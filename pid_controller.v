==> flow/design.v <==
module pid_controller #(
    parameter DATA_WIDTH = 16,       
    parameter FRAC_BITS = 8,         
    parameter KP_WIDTH = 16,         
    parameter KI_WIDTH = 16,         
    parameter KD_WIDTH = 16,         
    parameter OUTPUT_MIN = -32768,   
    parameter OUTPUT_MAX = 32767     
)(
    input wire clk,                  
    input wire rst_n,                
    input wire enable,               
    input wire signed [KP_WIDTH-1:0] kp,   
    input wire signed [KI_WIDTH-1:0] ki,   
    input wire signed [KD_WIDTH-1:0] kd,   
    input wire signed [DATA_WIDTH-1:0] setpoint,     
    input wire signed [DATA_WIDTH-1:0] process_var,  
    output reg signed [DATA_WIDTH-1:0] control_output,
    output wire signed [DATA_WIDTH-1:0] error_out,
    output wire signed [DATA_WIDTH*2-1:0] p_term_out,
    output wire signed [DATA_WIDTH*2-1:0] i_term_out,
    output wire signed [DATA_WIDTH*2-1:0] d_term_out
);
    reg signed [DATA_WIDTH-1:0] error, prev_error;
    reg signed [DATA_WIDTH*2-1:0] integral;
    reg signed [DATA_WIDTH-1:0] derivative;
    wire signed [DATA_WIDTH*2-1:0] p_term, i_term, d_term;
    wire signed [DATA_WIDTH*2-1:0] pid_sum;
    wire signed [DATA_WIDTH*2-1:0] kp_mult, ki_mult, kd_mult;
    wire signed [DATA_WIDTH*2-1:0] integral_next;
    always @(*) begin
        error = setpoint - process_var;
    end
    assign kp_mult = (kp * error) >>> FRAC_BITS;
    assign ki_mult = (ki * integral) >>> (FRAC_BITS * 2);
    assign kd_mult = (kd * derivative) >>> FRAC_BITS;
    assign p_term = kp_mult;
    assign i_term = ki_mult;
    assign d_term = kd_mult;
    assign pid_sum = p_term + i_term + d_term;
    assign integral_next = integral + (error <<< FRAC_BITS);
    always @(posedge clk or negedge rst_n) begin
        if (!rst_n) begin
            prev_error <= 0;
            integral <= 0;
            derivative <= 0;
            control_output <= 0;
        end else if (enable) begin
            prev_error <= error;
            derivative <= error - prev_error;
            if ((pid_sum >= OUTPUT_MIN && pid_sum <= OUTPUT_MAX) || 
                (pid_sum < OUTPUT_MIN && error < 0) || 
                (pid_sum > OUTPUT_MAX && error > 0)) begin
                integral <= integral_next;
            end
            if (pid_sum > OUTPUT_MAX) begin
                control_output <= OUTPUT_MAX;
            end else if (pid_sum < OUTPUT_MIN) begin
                control_output <= OUTPUT_MIN;
            end else begin
                control_output <= pid_sum[DATA_WIDTH-1:0];
            end
        end
    end
    assign error_out = error;
    assign p_term_out = p_term;
    assign i_term_out = i_term;
    assign d_term_out = d_term;
endmodule
* From RTL to reports: pid_controller *
The steps from the RTL of pid_controller to its reports follow in flow order.
Lines are those of the file above, counted from 1.
Cell names lack the library's common part.
Not given: --

inputs
  design top = pid_controller
  clock = clk
  cell library = sky130hd
  library corner = tt_025C_1v80

* Word-level counts *
Counts by Yosys on the flattened word-level netlist (proc, flatten, opt, wreduce; memories kept). Register bits leave out memories and registers merged into their read ports (data or address); mux counts leave out enables and synchronous resets folded into registers. Print and check cells are left out. Cells with the same type and inputs are merged into one.

word-level totals
  word width x clocked read ports = 0
  bits of input ports = 83
  memory bits (writable) = 0
  memory bits (read-only) = 0
  latch bits = 0
  output and inout bits = 128
  memory cells = 0
  elaborated cells = 26
  register bits after elaboration = 80

operators by class
  reduce/logical cells = 6
  $mul = 3
  shifts and indexed selects = 0
  div/mod/pow operators = 0
  add/subtract/negate cells = 5
  order comparisons = 6
  equal/unequal tests = 0
  bitwise gates (word level) = 0
  muxes and demuxes = 2

operator list
  cell                                                                                    number
  16-bit by 16-bit multiplier with 32-bit output                                          2
  16-bit by 32-bit multiplier with 32-bit output                                          1
  16-bit subtractor                                                                       2
  32-bit by 24-bit adder with 32-bit output                                               1
  16-bit 2-to-1 mux                                                                       2
  25-bit by 24-bit adder with 26-bit output                                               1
  26-bit by 16-bit greater-or-equal comparator with 1-bit output (second input constant)  1
  26-bit by 16-bit greater-than comparator with 1-bit output (second input constant)      1
  26-bit by 16-bit <= comparator with 1-bit output (second input constant)                1
  26-bit by 16-bit less-than comparator with 1-bit output (second input constant)         1
  24-bit by 16-bit adder with 25-bit output                                               1
  16-bit by 1-bit greater-than comparator with 1-bit output (second input constant)       1
  16-bit by 1-bit less-than comparator with 1-bit output (second input constant)          1
  1-bit logical AND                                                                       3
  1-bit logical OR                                                                        2
  2-bit AND reduction                                                                     1

* Depth *
Depth = most cells in a row (Yosys ltp): at word level without a register or memory, in the mapped netlist without a sequential cell, where the memories' decode and read muxes count.

logic depth
  depth after elaboration = 9
  ABC_AREA = 0
  gate-level depth with buffers = 52
  depth with buffers taken out = 49

* Netlist *
Source: synth_stat.txt of the flow (Yosys; design flattened, memories mapped). It holds for the ABC_AREA given above (unset counts as 0); a run with the other value may have another netlist.

cells by type
  cell      number  total area (um2)
  fa_1      749     1.5E+04
  ha_1      308     3.85E+03
  inv_1     879     3.3E+03
  nand2_1   511     1918.09
  and2_1    291     1.82E+03
  dfrtp_1   72      1.8E+03
  xnor2_1   120     1.05E+03
  a21oi_1   109     545.523
  nor2_1    122     457.939
  clkbuf_1  121     454.186
  xor2_1    44      385.37
  o21ai_0   76      380.365
  a21o_1    41      307.795
  buf_4     34      255.245
  o21a_1    29      217.709
  nand2b_1  34      212.704
  nor2b_1   31      193.936
  nor3_1    30      150.144

Other cell types: 48; their cells: 183.

synthesis totals
  buffers = 161
  flip-flops = 72
  sequential area = 1801.7 um2
  mapped area = 33728.6 um2
  cell count = 3784

* Path before layout *
Source: OpenSTA report_checks on the synthesized netlist (no wires, ideal clock, input and output delay 20% of the period each), path of least setup slack; recovery checks are left aside. Register names are those of the netlist, which keeps one name where synthesis merged equal registers.

timing path after synthesis
  kind = in2out
  start point = in process_var[8]
  end point = out p_term_out[24]
  data arrival time = 12.311 ns
  stages = 35
  period = 18.3 ns
  output delay = 3.660 ns
  delay of the path = 8.651 ns
  external input delay = 3.660 ns
  slack = 2.329 ns
  time at the first pin = 3.660 ns
  path buffers = 2
  required time = 14.640 ns
  synthesis period reached = 15.971 ns

"delay of the path" is the arrival time less input delay plus setup time.
A path that ends at an output port has no setup time.
"stages": output pins that drive a net of the path, with the launching flip-flop's if there is one; two outputs of one cell count as two.
"synthesis period reached" = period - worst setup slack (recovery checks aside). The figure is calculated, with input and output delays left at 20% of the set period.
The rows between start and end are the longest chain of elaborated cells between them; the timing report does not say that the signal goes this way. Where chains are equally long, one stands for them.
A line is the first line of the expression or statement that the cell stems from. Yosys adds cells for indexed reads and writes and turns some case tables into memories.

on the way, after synthesis
  cell sequence = inv_1 -> ha_1 -> a21oi_1 -> o21ai_0 -> or3_1 -> a31oi_1 -> o21bai_1 -> a21o_1 -> a21o_1 -> xnor2_1 -> inv_1 -> clkbuf_1 -> nor2_1 -> fa_1 -> fa_1 -> fa_1 -> fa_1 -> fa_1 -> inv_1 -> fa_1 -> inv_1 -> ha_1 -> a21o_1 -> a21oi_1 -> nor2b_1 -> o21ai_0 -> a211o_1 -> o21a_1 -> nor2_1 -> o31a_1 -> o21a_1 -> o21a_1 -> o41ai_1 -> xnor2_1 -> buf_4
  cells in the longest elaborated chain = 2
  elaborated cells between the ends (all ways) = 2
  source lines of those cells = 2
  those cells by class = add/sub: 1; mul: 1

RTL lines, path after synthesis
  element                                         line  text
  start, declared                                 17    input wire signed [DATA_WIDTH-1:0] process_var,
  16-bit subtractor                               32    error = setpoint - process_var;
  16-bit by 16-bit multiplier with 32-bit output  34    assign kp_mult = (kp * error) >>> FRAC_BITS;
  end, declared                                   20    output wire signed [DATA_WIDTH*2-1:0] p_term_out,

Nets of the timed path that keep an RTL name, with a line that drives or declares them; the list need not be complete.

nets with RTL names, path after synthesis
  signal          line
  error_out[15]   32
  p_term_out[23]  34

* Worst path after layout *
Path of least setup slack in the final report of job 1 (OpenROAD, finished layout, wires in). Where an end is a register, its clock arrival counts in the times.

timing path after layout
  kind = in2out
  start point = in process_var[8]
  end point = out p_term_out[31]
  path buffers = 3
  required time = 15.20 ns
  slack = 2.25 ns
  output delay = 3.80 ns
  stages = 36
  time at the first pin = 3.80 ns
  data arrival time = 12.95 ns
  external input delay = 3.80 ns
  period = 19.0 ns

The rows between start and end are the longest chain of elaborated cells between them; the timing report does not say that the signal goes this way. Where chains are equally long, one stands for them.

on the way, after layout
  cell sequence = clkdlybuf4s50_1 -> inv_1 -> ha_1 -> a21oi_1 -> o21ai_0 -> or3_1 -> a31oi_1 -> o21bai_1 -> a21o_1 -> a21o_1 -> xnor2_2 -> inv_1 -> nor2_1 -> fa_1 -> fa_1 -> fa_1 -> fa_1 -> fa_1 -> inv_1 -> fa_1 -> inv_1 -> ha_1 -> a21o_1 -> a21oi_1 -> nor2b_1 -> o21ai_0 -> a211o_1 -> o21a_1 -> nor2_1 -> o31a_1 -> o21a_1 -> o21a_1 -> o41ai_1 -> xnor2_1 -> buf_4 -> clkdlybuf4s50_1
  cells in the longest elaborated chain = 2
  elaborated cells between the ends (all ways) = 2
  source lines of those cells = 2
  those cells by class = add/sub: 1; mul: 1

RTL lines, path after layout
  element                                         line  text
  start, declared                                 17    input wire signed [DATA_WIDTH-1:0] process_var,
  16-bit subtractor                               32    error = setpoint - process_var;
  16-bit by 16-bit multiplier with 32-bit output  34    assign kp_mult = (kp * error) >>> FRAC_BITS;
  end, declared                                   20    output wire signed [DATA_WIDTH*2-1:0] p_term_out,

Lab notebook: pid_controller

pid_controller through Yosys and OpenROAD on sky130hd: 2 stored runs, unordered, with their settings and measured results. The constraints put input and output delay at 20% of the set period each and load the outputs with 0.01 pF.
By "achieved clock period" is meant the clock period of the run minus its worst setup slack. This is arithmetic on one report: input and output delays are still those of the set period (20% each).
"worst setup path time" = time allowed to the worst setup path (clock period - input delay - output delay, where it has them) - its slack; a late launch clock adds to it, a late capture clock takes from it.

Job 1
==> flow/run.sh <==
#!/bin/bash
# the make line also repeats the synthesis and layout settings of config.mk as NAME=value (left out here)
make -C /OpenROAD-flow-scripts/flow DESIGN_CONFIG=/design/flow/config.mk WORK_HOME=/design/flow/orfs CLKGATE_MAP_FILE= finish
==> flow/config.mk <==
export PLATFORM = sky130hd
export DESIGN_NAME = pid_controller
export DESIGN_NICKNAME = pid_controller
export VERILOG_FILES = /design/flow/design.v
export SDC_FILE = /design/flow/constraint.sdc
export NUM_CORES = 4
export LEC_CHECK = 0
export CAP_MARGIN = 20
export CORE_MARGIN = 2
export CORE_UTILIZATION = 40
export SLEW_MARGIN = 20
==> flow/constraint.sdc <==
create_clock -name core_clock -period 19.0 [get_ports {clk}]
set_input_delay 3.8000 -clock core_clock [delete_from_list [all_inputs] [get_ports {clk}]]
set_output_delay 3.8000 -clock core_clock [all_outputs]
set_load 0.01 [all_outputs]

==> results of job 1 <==
chip area after synthesis (Yosys): 33728.6 um2
die area: 86659.6 um2
standard-cell area of the final layout: 37143.1 um2
utilization: 0.445
worst setup slack after layout: 2.247 ns
total negative slack: 0.000 ns
worst hold slack: 0.487 ns
achieved clock period: 16.753 ns
worst setup path time: 9.15 ns
worst setup path kind: in2out

Job 2
==> flow/run.sh <==
#!/bin/bash
# the make line also repeats the synthesis and layout settings of config.mk as NAME=value (left out here)
make -C /OpenROAD-flow-scripts/flow DESIGN_CONFIG=/design/flow/config.mk WORK_HOME=/design/flow/orfs CLKGATE_MAP_FILE= finish
==> flow/config.mk <==
export PLATFORM = sky130hd
export DESIGN_NAME = pid_controller
export DESIGN_NICKNAME = pid_controller
export VERILOG_FILES = /design/flow/design.v
export SDC_FILE = /design/flow/constraint.sdc
export NUM_CORES = 4
export LEC_CHECK = 0
export ABC_AREA = 1
export CAP_MARGIN = 20
export CORE_MARGIN = 2
export CORE_UTILIZATION = 28
export CTS_CLUSTER_DIAMETER = 353
export MAX_ROUTING_LAYER = met4
export PLACE_DENSITY = 0.89
export SETUP_SLACK_MARGIN = 2.56
export SLEW_MARGIN = 20
==> flow/constraint.sdc <==
create_clock -name core_clock -period 18.2 [get_ports {clk}]
set_input_delay 3.6400 -clock core_clock [delete_from_list [all_inputs] [get_ports {clk}]]
set_output_delay 3.6400 -clock core_clock [all_outputs]
set_load 0.01 [all_outputs]

==> results of job 2 <==
chip area after synthesis (Yosys): 36172.2 um2
die area: 132078.0 um2
standard-cell area of the final layout: 40495.1 um2
utilization: 0.317
worst setup slack after layout: 2.787 ns
total negative slack: 0.000 ns
worst hold slack: 0.495 ns
achieved clock period: 15.413 ns
worst setup path time: 8.13 ns
worst setup path kind: in2out
